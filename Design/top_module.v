==> flow/design.v <==
module axi_memory_slave #(
    parameter ADDR_WIDTH = 32,
    parameter DATA_WIDTH = 64,
    parameter MEM_DEPTH  = 1024
)(
    input  wire                      clk,
    input  wire                      rst_n,
    input  wire                      s_axi_awvalid,
    output reg                       s_axi_awready,
    input  wire [ADDR_WIDTH-1:0]     s_axi_awaddr,
    input  wire                      s_axi_wvalid,
    output reg                       s_axi_wready,
    input  wire [DATA_WIDTH-1:0]     s_axi_wdata,
    input  wire [(DATA_WIDTH/8)-1:0] s_axi_wstrb,
    input  wire                      s_axi_wlast,
    output reg                       s_axi_bvalid,
    input  wire                      s_axi_bready,
    output reg [1:0]                 s_axi_bresp,
    input  wire                      s_axi_arvalid,
    output reg                       s_axi_arready,
    input  wire [ADDR_WIDTH-1:0]     s_axi_araddr,
    output reg                       s_axi_rvalid,
    input  wire                      s_axi_rready,
    output reg [DATA_WIDTH-1:0]      s_axi_rdata,
    output reg [1:0]                 s_axi_rresp,
    output reg                       s_axi_rlast
);
    localparam STRB_WIDTH = DATA_WIDTH / 8;
    reg [DATA_WIDTH-1:0] mem [0:MEM_DEPTH-1];
    wire [ADDR_WIDTH-1:0] wr_word_addr;
    wire [ADDR_WIDTH-1:0] rd_word_addr;
    assign wr_word_addr = s_axi_awaddr;
    assign rd_word_addr = s_axi_araddr;
    integer i;
    initial begin
        for(i = 0 ;i< MEM_DEPTH-1;i = i+1) begin
            mem[i] <= i;
        end
    end
    always @(posedge clk or negedge rst_n) begin
        if (!rst_n) begin
            s_axi_awready <= 0;
            s_axi_wready  <= 0;
            s_axi_bvalid  <= 0;
            s_axi_bresp   <= 2'b00;
        end else begin
            if (!s_axi_awready && s_axi_awvalid)
                s_axi_awready <= 1;
            else
                s_axi_awready <= 0;
            if (!s_axi_wready && s_axi_wvalid)
                s_axi_wready <= 1;
            else
                s_axi_wready <= 0;
            if (s_axi_wvalid && s_axi_wready) begin
                if (STRB_WIDTH >= 1 && s_axi_wstrb[0]) mem[wr_word_addr][7:0]   <= s_axi_wdata[7:0];
                if (STRB_WIDTH >= 2 && s_axi_wstrb[1]) mem[wr_word_addr][15:8]  <= s_axi_wdata[15:8];
                if (STRB_WIDTH >= 3 && s_axi_wstrb[2]) mem[wr_word_addr][23:16] <= s_axi_wdata[23:16];
                if (STRB_WIDTH >= 4 && s_axi_wstrb[3]) mem[wr_word_addr][31:24] <= s_axi_wdata[31:24];
                if (STRB_WIDTH >= 5 && s_axi_wstrb[4]) mem[wr_word_addr][39:32] <= s_axi_wdata[39:32];
                if (STRB_WIDTH >= 6 && s_axi_wstrb[5]) mem[wr_word_addr][47:40] <= s_axi_wdata[47:40];
                if (STRB_WIDTH >= 7 && s_axi_wstrb[6]) mem[wr_word_addr][55:48] <= s_axi_wdata[55:48];
                if (STRB_WIDTH >= 8 && s_axi_wstrb[7]) mem[wr_word_addr][63:56] <= s_axi_wdata[63:56];
                s_axi_bvalid <= 1;
                s_axi_bresp  <= 2'b00;  
            end
            if (s_axi_bvalid && s_axi_bready)
                s_axi_bvalid <= 0;
        end
    end
    always @(posedge clk or negedge rst_n) begin
        if (!rst_n) begin
            s_axi_arready <= 0;
            s_axi_rvalid  <= 0;
            s_axi_rdata   <= 0;
            s_axi_rresp   <= 2'b00;
            s_axi_rlast   <= 0;
        end else begin
            if (!s_axi_arready && s_axi_arvalid)
                s_axi_arready <= 1;
            else
                s_axi_arready <= 0;
            if (s_axi_arvalid && s_axi_arready) begin
                s_axi_rvalid <= 1;
                s_axi_rdata  <= mem[rd_word_addr];
                s_axi_rresp  <= 2'b00;
                s_axi_rlast  <= 1;
            end
            if (s_axi_rvalid && s_axi_rready) begin
                s_axi_rvalid <= 0;
                s_axi_rlast  <= 0;
            end
        end
    end
endmodule
module dma_axi_fsm #(
    parameter ADDR_WIDTH = 32,
    parameter DATA_WIDTH = 64,
    parameter BURST_LEN  = 16
)(
    input  wire                 clk,
    input  wire                 rst_n,
    input  wire                 dma_start,
    input  wire [ADDR_WIDTH-1:0] src_addr,
    input  wire [ADDR_WIDTH-1:0] dst_addr,
    input  wire [31:0]          transfer_size, 
    output reg                  m_axi_awvalid,
    input  wire                 m_axi_awready,
    output reg  [ADDR_WIDTH-1:0] m_axi_awaddr,
    output reg                  m_axi_wvalid,
    input  wire                 m_axi_wready,
    output reg  [DATA_WIDTH-1:0] m_axi_wdata,
    output reg  [(DATA_WIDTH/8)-1:0] m_axi_wstrb,
    output reg                  m_axi_wlast,
    input  wire                 m_axi_bvalid,
    input  wire [1:0]           m_axi_bresp,
    output reg                  m_axi_bready,
    output reg                  m_axi_arvalid,
    input  wire                 m_axi_arready,
    output reg  [ADDR_WIDTH-1:0] m_axi_araddr,
    input  wire                 m_axi_rvalid,
    output reg                  m_axi_rready,
    input  wire [DATA_WIDTH-1:0] m_axi_rdata,
    input  wire                 m_axi_rlast,
    output reg                  dma_done,
    output reg                  dma_error
);
    localparam  IDLE           = 3'd0,
                ARBITRATE      = 3'd1,
                READ_SETUP     = 3'd2,
                READ_TRANSFER  = 3'd3,
                WRITE_SETUP    = 3'd4,
                WRITE_TRANSFER = 3'd5,
                COMPLETE       = 3'd6;
    reg [2:0] state, next_state;
    reg [31:0] bytes_remaining;
    reg [ADDR_WIDTH-1:0] current_src;
    reg [ADDR_WIDTH-1:0] current_dst;
    always @(posedge clk or negedge rst_n) begin
        if (!rst_n) begin
            state <= IDLE;
        end else begin
            state <= next_state;
        end
    end
    always @(*) begin
        next_state = state;
        dma_done   = 0;
        dma_error  = 0;
        m_axi_awvalid = 0;
        m_axi_awaddr  = current_dst;
        m_axi_wvalid  = 0;
        m_axi_wdata   = m_axi_rdata;   
        m_axi_wstrb   = {(DATA_WIDTH/8){1'b1}};
        m_axi_wlast   = 0;
        m_axi_bready  = 1;
        m_axi_arvalid = 0;
        m_axi_araddr  = current_src;
        m_axi_rready  = 1;
        case (state)
            IDLE: begin
                if (dma_start)
                    next_state = ARBITRATE;
            end
            ARBITRATE: begin
                next_state = READ_SETUP;
            end
            READ_SETUP: begin
                m_axi_arvalid = 1;
                if (m_axi_arready)
                    next_state = READ_TRANSFER;
            end
            READ_TRANSFER: begin
                if (m_axi_rvalid) begin
                    next_state = WRITE_SETUP;
                end
            end
            WRITE_SETUP: begin
                m_axi_awvalid = 1;
                if (m_axi_awready)
                    next_state = WRITE_TRANSFER;
            end
            WRITE_TRANSFER: begin
                m_axi_wvalid = 1;
                m_axi_wlast  = (bytes_remaining <= (DATA_WIDTH/8));
                if (m_axi_wready) begin
                    if (bytes_remaining <= (DATA_WIDTH/8))
                        next_state = COMPLETE;
                    else
                        next_state = READ_SETUP;
                end
            end
            COMPLETE: begin
                dma_done = 1;
                if (!dma_start)
                    next_state = IDLE;
            end
            default: begin
                dma_error = 1;
                next_state = IDLE;
            end
        endcase
    end
    always @(posedge clk or negedge rst_n) begin
        if (!rst_n) begin
            bytes_remaining <= 0;
            current_src     <= 0;
            current_dst     <= 0;
        end else if (state == IDLE && dma_start) begin
            bytes_remaining <= transfer_size;
            current_src     <= src_addr;
            current_dst     <= dst_addr;
        end else if (state == WRITE_TRANSFER && m_axi_wready) begin
            bytes_remaining <= bytes_remaining - (DATA_WIDTH / 8);
            current_src     <= current_src + 1;
            current_dst     <= current_dst + 1;
        end
    end
endmodule
module dma_axi_top #(
    parameter ADDR_WIDTH = 32,
    parameter DATA_WIDTH = 64,
    parameter MEM_DEPTH  = 1024
)(
    input  wire                   clk,
    input  wire                   rst_n,
    input  wire                   dma_start,
    input  wire [ADDR_WIDTH-1:0]  src_addr,
    input  wire [ADDR_WIDTH-1:0]  dst_addr,
    input  wire [31:0]            transfer_size,
    output wire                   dma_done,
    output wire                   dma_error
);
    wire                        awvalid, awready;
    wire [ADDR_WIDTH-1:0]       awaddr;
    wire                        wvalid, wready;
    wire [DATA_WIDTH-1:0]       wdata;
    wire [(DATA_WIDTH/8)-1:0]   wstrb;
    wire                        wlast;
    wire                        bvalid, bready;
    wire [1:0]                  bresp;
    wire                        arvalid, arready;
    wire [ADDR_WIDTH-1:0]       araddr;
    wire                        rvalid, rready;
    wire [DATA_WIDTH-1:0]       rdata;
    wire                        rlast;
    dma_axi_fsm #(
        .ADDR_WIDTH(ADDR_WIDTH),
        .DATA_WIDTH(DATA_WIDTH)
    ) dma_inst (
        .clk(clk),
        .rst_n(rst_n),
        .dma_start(dma_start),
        .src_addr(src_addr),
        .dst_addr(dst_addr),
        .transfer_size(transfer_size),
        .dma_done(dma_done),
        .dma_error(dma_error),
        .m_axi_awvalid(awvalid),
        .m_axi_awready(awready),
        .m_axi_awaddr(awaddr),
        .m_axi_wvalid(wvalid),
        .m_axi_wready(wready),
        .m_axi_wdata(wdata),
        .m_axi_wstrb(wstrb),
        .m_axi_wlast(wlast),
        .m_axi_bvalid(bvalid),
        .m_axi_bresp(bresp),
        .m_axi_bready(bready),
        .m_axi_arvalid(arvalid),
        .m_axi_arready(arready),
        .m_axi_araddr(araddr),
        .m_axi_rvalid(rvalid),
        .m_axi_rready(rready),
        .m_axi_rdata(rdata),
        .m_axi_rlast(rlast)
    );
    axi_memory_slave #(
        .ADDR_WIDTH(ADDR_WIDTH),
        .DATA_WIDTH(DATA_WIDTH),
        .MEM_DEPTH(MEM_DEPTH)
    ) mem_inst (
        .clk(clk),
        .rst_n(rst_n),
        .s_axi_awvalid(awvalid),
        .s_axi_awready(awready),
        .s_axi_awaddr(awaddr),
        .s_axi_wvalid(wvalid),
        .s_axi_wready(wready),
        .s_axi_wdata(wdata),
        .s_axi_wstrb(wstrb),
        .s_axi_wlast(wlast),
        .s_axi_bvalid(bvalid),
        .s_axi_bready(bready),
        .s_axi_bresp(bresp),
        .s_axi_arvalid(arvalid),
        .s_axi_arready(arready),
        .s_axi_araddr(araddr),
        .s_axi_rvalid(rvalid),
        .s_axi_rready(rready),
        .s_axi_rdata(rdata),
        .s_axi_rresp(),      
        .s_axi_rlast(rlast)
    );
endmodule
# Reports on dma_axi_top
# What the tools print for dma_axi_top, step after step.
# Line numbers count from 1 in the design file above.
# The mark -- stands for no value.
[setup]
top = "dma_axi_top"
clk_port = "clk"
cell_library = "sky130hd"
lib_corner = "tt_025C_1v80"

# Word-level counts
# Counts by Yosys on the flattened word-level netlist (proc, flatten, opt, wreduce). Print and check cells are left out. Cells with the same type and inputs are merged into one.
[op_classes]
reduce_logical = 13
n_eq = 12
compare = 1
n_mux = 20
n_addsub = 1
[op_table]
columns = ["cell", "count"]
rows = [
  ["32-bit 2-to-1 mux", 2],
  ["32-bit by 4-bit subtractor with 32-bit output with constant B", 1],
  ["32-bit by 4-bit less-or-equal comparator with 1-bit output with constant B", 1],
  ["3-bit parallel mux with 7-bit select", 1],
  ["3-bit 2-to-1 mux", 7],
  ["1-bit 2-to-1 mux", 10],
  ["3-bit == test with constant B", 3],
  ["2-bit by 1-bit inequality test with 1-bit output with constant B", 4],
  ["7-bit OR reduction", 1],
  ["1-bit logical AND", 6],
  ["3-bit by 2-bit == test with 1-bit output with constant B", 2],
  ["6-bit AND reduction", 1],
  ["2-bit inequality test with constant B", 2],
  ["1-bit zero test", 3],
  ["3-bit by 1-bit == test with 1-bit output with constant B", 1],
  ["3-bit zero test", 1],
  ["2-bit nonzero test", 1],
]
[word_totals]
out_inout_bits = 2
wordCells = 53
regBits = 39

# Depth
# Yosys ltp: most cells in a row. Word level: on the elaborated netlist, between registers, memories and ports. Mapped: between sequential cells and ports; inverters and the memories' decode and read muxes count.
[logic_depth]
word_depth = 5
ABC_AREA = 0
mapped_depth = 7
mapped_depth_nobuf = 6

# After synthesis
# Yosys stat after the flow's synthesis: flattened, memories mapped to cells. It holds for the ABC_AREA given above (unset counts as 0); a run with the other value may have another netlist.
[synth_totals]
seqArea_um2 = 1077.3
area_um2 = 2192.1
cells = 238
flip_flops = 43
[by_type]
columns = ["cell", "count"]
rows = [
  ["sky130_fd_sc_hd__dfrtp_1", 42],
  ["sky130_fd_sc_hd__nand2_1", 28],
  ["sky130_fd_sc_hd__or4_1", 14],
  ["sky130_fd_sc_hd__a31oi_1", 16],
  ["sky130_fd_sc_hd__nor2_1", 23],
  ["sky130_fd_sc_hd__o31ai_1", 11],
  ["sky130_fd_sc_hd__o21ai_0", 14],
  ["sky130_fd_sc_hd__xnor2_1", 6],
  ["sky130_fd_sc_hd__or3_1", 8],
  ["sky130_fd_sc_hd__nor3_1", 8],
  ["sky130_fd_sc_hd__clkbuf_1", 9],
  ["sky130_fd_sc_hd__nand3_1", 6],
  ["sky130_fd_sc_hd__dfstp_2", 1],
  ["sky130_fd_sc_hd__xor2_1", 3],
  ["sky130_fd_sc_hd__and3_1", 4],
  ["sky130_fd_sc_hd__nor2b_1", 4],
  ["sky130_fd_sc_hd__o211ai_1", 3],
  ["sky130_fd_sc_hd__or4_4", 2],
]
# Other cell types: 18; their cells: 36.
# The figures by module come from a second, unflattened synthesis with its own total; it is not the netlist above.
[hier_totals]
cells_unflattened = 138533
hier_area_um2 = 2416477.6
# Rows give one instance, submodules left out.
[by_module]
columns = ["module", "n_cells", "n_inst", "mod_seq_area_um2", "area_um2"]
rows = [
  ["axi_memory_slave", 137832, 1, 1969694.1, 2410359.2],
  ["dma_axi_fsm", 701, 1, 2578.7, 6118.4],
  ["dma_axi_top", 0, 1, 0.0, 0.0],
]

# Worst setup path after synthesis
# OpenSTA on the mapped netlist: ideal clock, no wires. The path of least setup slack (recovery checks aside). Input and output delay are each 20% of the period. Register names are those of the netlist, which keeps one name where synthesis merged equal registers.
[synth_timing]
path_type = "reg-to-reg"
startpoint = "reg dma_inst.bytes_remaining[24]"
endpoint = "reg dma_inst.bytes_remaining[30]"
path_delay_ps = 2231
required_time_ps = 2568
n_path_buf = 1
driving_pins = 6
clock_period_ps = 2650
setup_slack_ps = 419
t_arrival_ps = 2149
synth_period_reached_ps = 2231
# "path_delay_ps" is the arrival time less input delay plus setup time.
# "driving_pins": output pins that drive a net of the path, with the launching flip-flop's if there is one; two outputs of one cell count as two.
# "synth_period_reached_ps" is the clock period less the worst setup slack; recovery checks do not enter. This is arithmetic on one report: input and output delays are still those of the set period (20% each).
# Between the ends stands the longest chain of elaborated cells between them, by number of cells; it is not shown to be the way that was timed. Of several equally long chains one is given.
# A line is the first line of the expression or statement that the cell stems from. Yosys adds cells for indexed reads and writes and turns some case tables into memories.
# A register here has more assigning lines than the two given.
[synth_via]
cell_sequence = "sky130_fd_sc_hd__dfrtp_1 sky130_fd_sc_hd__or4_1 sky130_fd_sc_hd__buf_2 sky130_fd_sc_hd__or4_4 sky130_fd_sc_hd__or4_1 sky130_fd_sc_hd__a31oi_1"
elab_chain_len = 3
[synth_lines]
columns = ["item", "line", "rtl"]
rows = [
  ["start: declaration", 136, "reg [31:0] bytes_remaining;"],
  ["start: assignment", 210, "bytes_remaining <= transfer_size;"],
  ["start: assignment", 214, "bytes_remaining <= bytes_remaining - (DATA_WIDTH / 8);"],
  ["32-bit by 4-bit subtractor with 32-bit output", 214, ""],
  ["32-bit 2-to-1 mux", 213, "end else if (state == WRITE_TRANSFER && m_axi_wready) begin"],
  ["32-bit 2-to-1 mux", 209, "end else if (state == IDLE && dma_start) begin"],
  ["end: assignment", 210, ""],
  ["end: assignment", 214, ""],
  ["end: declaration", 136, ""],
]

# Path in the finished layout
# Path of least setup slack in the final report of job 1 (OpenROAD, finished layout, wires in). Where an end is a register, its clock arrival counts in the times.
# The path's times are printed in steps of 10 ps; the period is the one set.
[layout_timing]
path_type = "reg-to-reg"
startpoint = "reg dma_inst.bytes_remaining[14]"
endpoint = "reg dma_inst.bytes_remaining[22]"
clock_period_ps = 2030
n_path_buf = 1
t_arrival_ps = 2510
setup_slack_ps = -230
required_time_ps = 2280
driving_pins = 6
# Between the ends stands the longest chain of elaborated cells between them, by number of cells; it is not shown to be the way that was timed. Of several equally long chains one is given.
# A register here has more assigning lines than the two given.
[layout_via]
cell_sequence = "sky130_fd_sc_hd__dfrtp_1 sky130_fd_sc_hd__or4_4 sky130_fd_sc_hd__or4_4 sky130_fd_sc_hd__buf_6 sky130_fd_sc_hd__or4_4 sky130_fd_sc_hd__nand3_2"
elab_chain_len = 3
[layout_lines]
columns = ["item", "line", "rtl"]
rows = [
  ["start: declaration", 136, "reg [31:0] bytes_remaining;"],
  ["start: assignment", 210, "bytes_remaining <= transfer_size;"],
  ["start: assignment", 214, "bytes_remaining <= bytes_remaining - (DATA_WIDTH / 8);"],
  ["32-bit by 4-bit subtractor with 32-bit output", 214, ""],
  ["32-bit 2-to-1 mux", 213, "end else if (state == WRITE_TRANSFER && m_axi_wready) begin"],
  ["32-bit 2-to-1 mux", 209, "end else if (state == IDLE && dma_start) begin"],
  ["end: assignment", 210, ""],
  ["end: assignment", 214, ""],
  ["end: declaration", 136, ""],
]

Flow measurements of dma_axi_top on sky130hd: 2 stored runs with different settings, listed in no order. Input and output delays are each 20% of the period that was set; the output load is 0.01 pF.
"achieved_period_ps" = clock period - worst setup slack. The figure is calculated, with input and output delays left at 20% of the set period.
"worst_setup_path_time_ps" is the time allowed to the run's worst setup path (the clock period less input and output delay, where it has them) less its slack. Clock arrival times count: a late capture clock shortens it, a late launch clock lengthens it.
"power.total_uw" rests on the timing tool's default activity at the inputs, not on a simulated workload.
"worst_setup_path_time_ps" is known to 10 ps.

# job 1
==> flow/run.sh <==
#!/bin/bash
# the make line also repeats the synthesis and layout settings of config.mk as NAME=value (left out here)
make -C /OpenROAD-flow-scripts/flow DESIGN_CONFIG=/design/flow/config.mk WORK_HOME=/design/flow/orfs CLKGATE_MAP_FILE= finish
==> flow/config.mk <==
export PLATFORM = sky130hd
export DESIGN_NAME = dma_axi_top
export DESIGN_NICKNAME = dma_axi_top
export VERILOG_FILES = /design/flow/design.v
export SDC_FILE = /design/flow/constraint.sdc
export NUM_CORES = 4
export LEC_CHECK = 0
export CAP_MARGIN = 20
export CORE_MARGIN = 7
export CORE_UTILIZATION = 31
export GPL_ROUTABILITY_DRIVEN = 1
export MAX_ROUTING_LAYER = met5
export PLACE_DENSITY_LB_ADDON = 0.27
export SLEW_MARGIN = 25
==> flow/constraint.sdc <==
create_clock -name core_clock -period 2.03 [get_ports {clk}]
set_input_delay 0.4060 -clock core_clock [delete_from_list [all_inputs] [get_ports {clk}]]
set_output_delay 0.4060 -clock core_clock [all_outputs]
set_load 0.01 [all_outputs]

==> job 1: results <==
achieved_period_ps=2263
worst_setup_path_time_ps=2260
timing.worst_path_kind="reg-to-reg"
power.total_uw=2301
total_negative_slack_ps=-2252
design.die.area_um2=9621.6
timing.setup.ws_ps=-233
final_util_pct=46.0
synth_area_um2=2192.1
layout_stdcell_area_um2=3141.8

# job 2
==> flow/run.sh <==
#!/bin/bash
# the make line also repeats the synthesis and layout settings of config.mk as NAME=value (left out here)
make -C /OpenROAD-flow-scripts/flow DESIGN_CONFIG=/design/flow/config.mk WORK_HOME=/design/flow/orfs CLKGATE_MAP_FILE= finish
==> flow/config.mk <==
export PLATFORM = sky130hd
export DESIGN_NAME = dma_axi_top
export DESIGN_NICKNAME = dma_axi_top
export VERILOG_FILES = /design/flow/design.v
export SDC_FILE = /design/flow/constraint.sdc
export NUM_CORES = 4
export LEC_CHECK = 0
export CAP_MARGIN = 20
export CORE_MARGIN = 2
export CORE_UTILIZATION = 38
export SLEW_MARGIN = 20
==> flow/constraint.sdc <==
create_clock -name core_clock -period 2.38 [get_ports {clk}]
set_input_delay 0.4760 -clock core_clock [delete_from_list [all_inputs] [get_ports {clk}]]
set_output_delay 0.4760 -clock core_clock [all_outputs]
set_load 0.01 [all_outputs]

==> job 2: results <==
achieved_period_ps=2317
final_util_pct=51.4
synth_area_um2=2192.1
design.die.area_um2=6392.0
total_negative_slack_ps=0
layout_stdcell_area_um2=2847.7
timing.setup.ws_ps=63
worst_setup_path_time_ps=2320
timing.worst_path_kind="reg-to-reg"
power.total_uw=1917
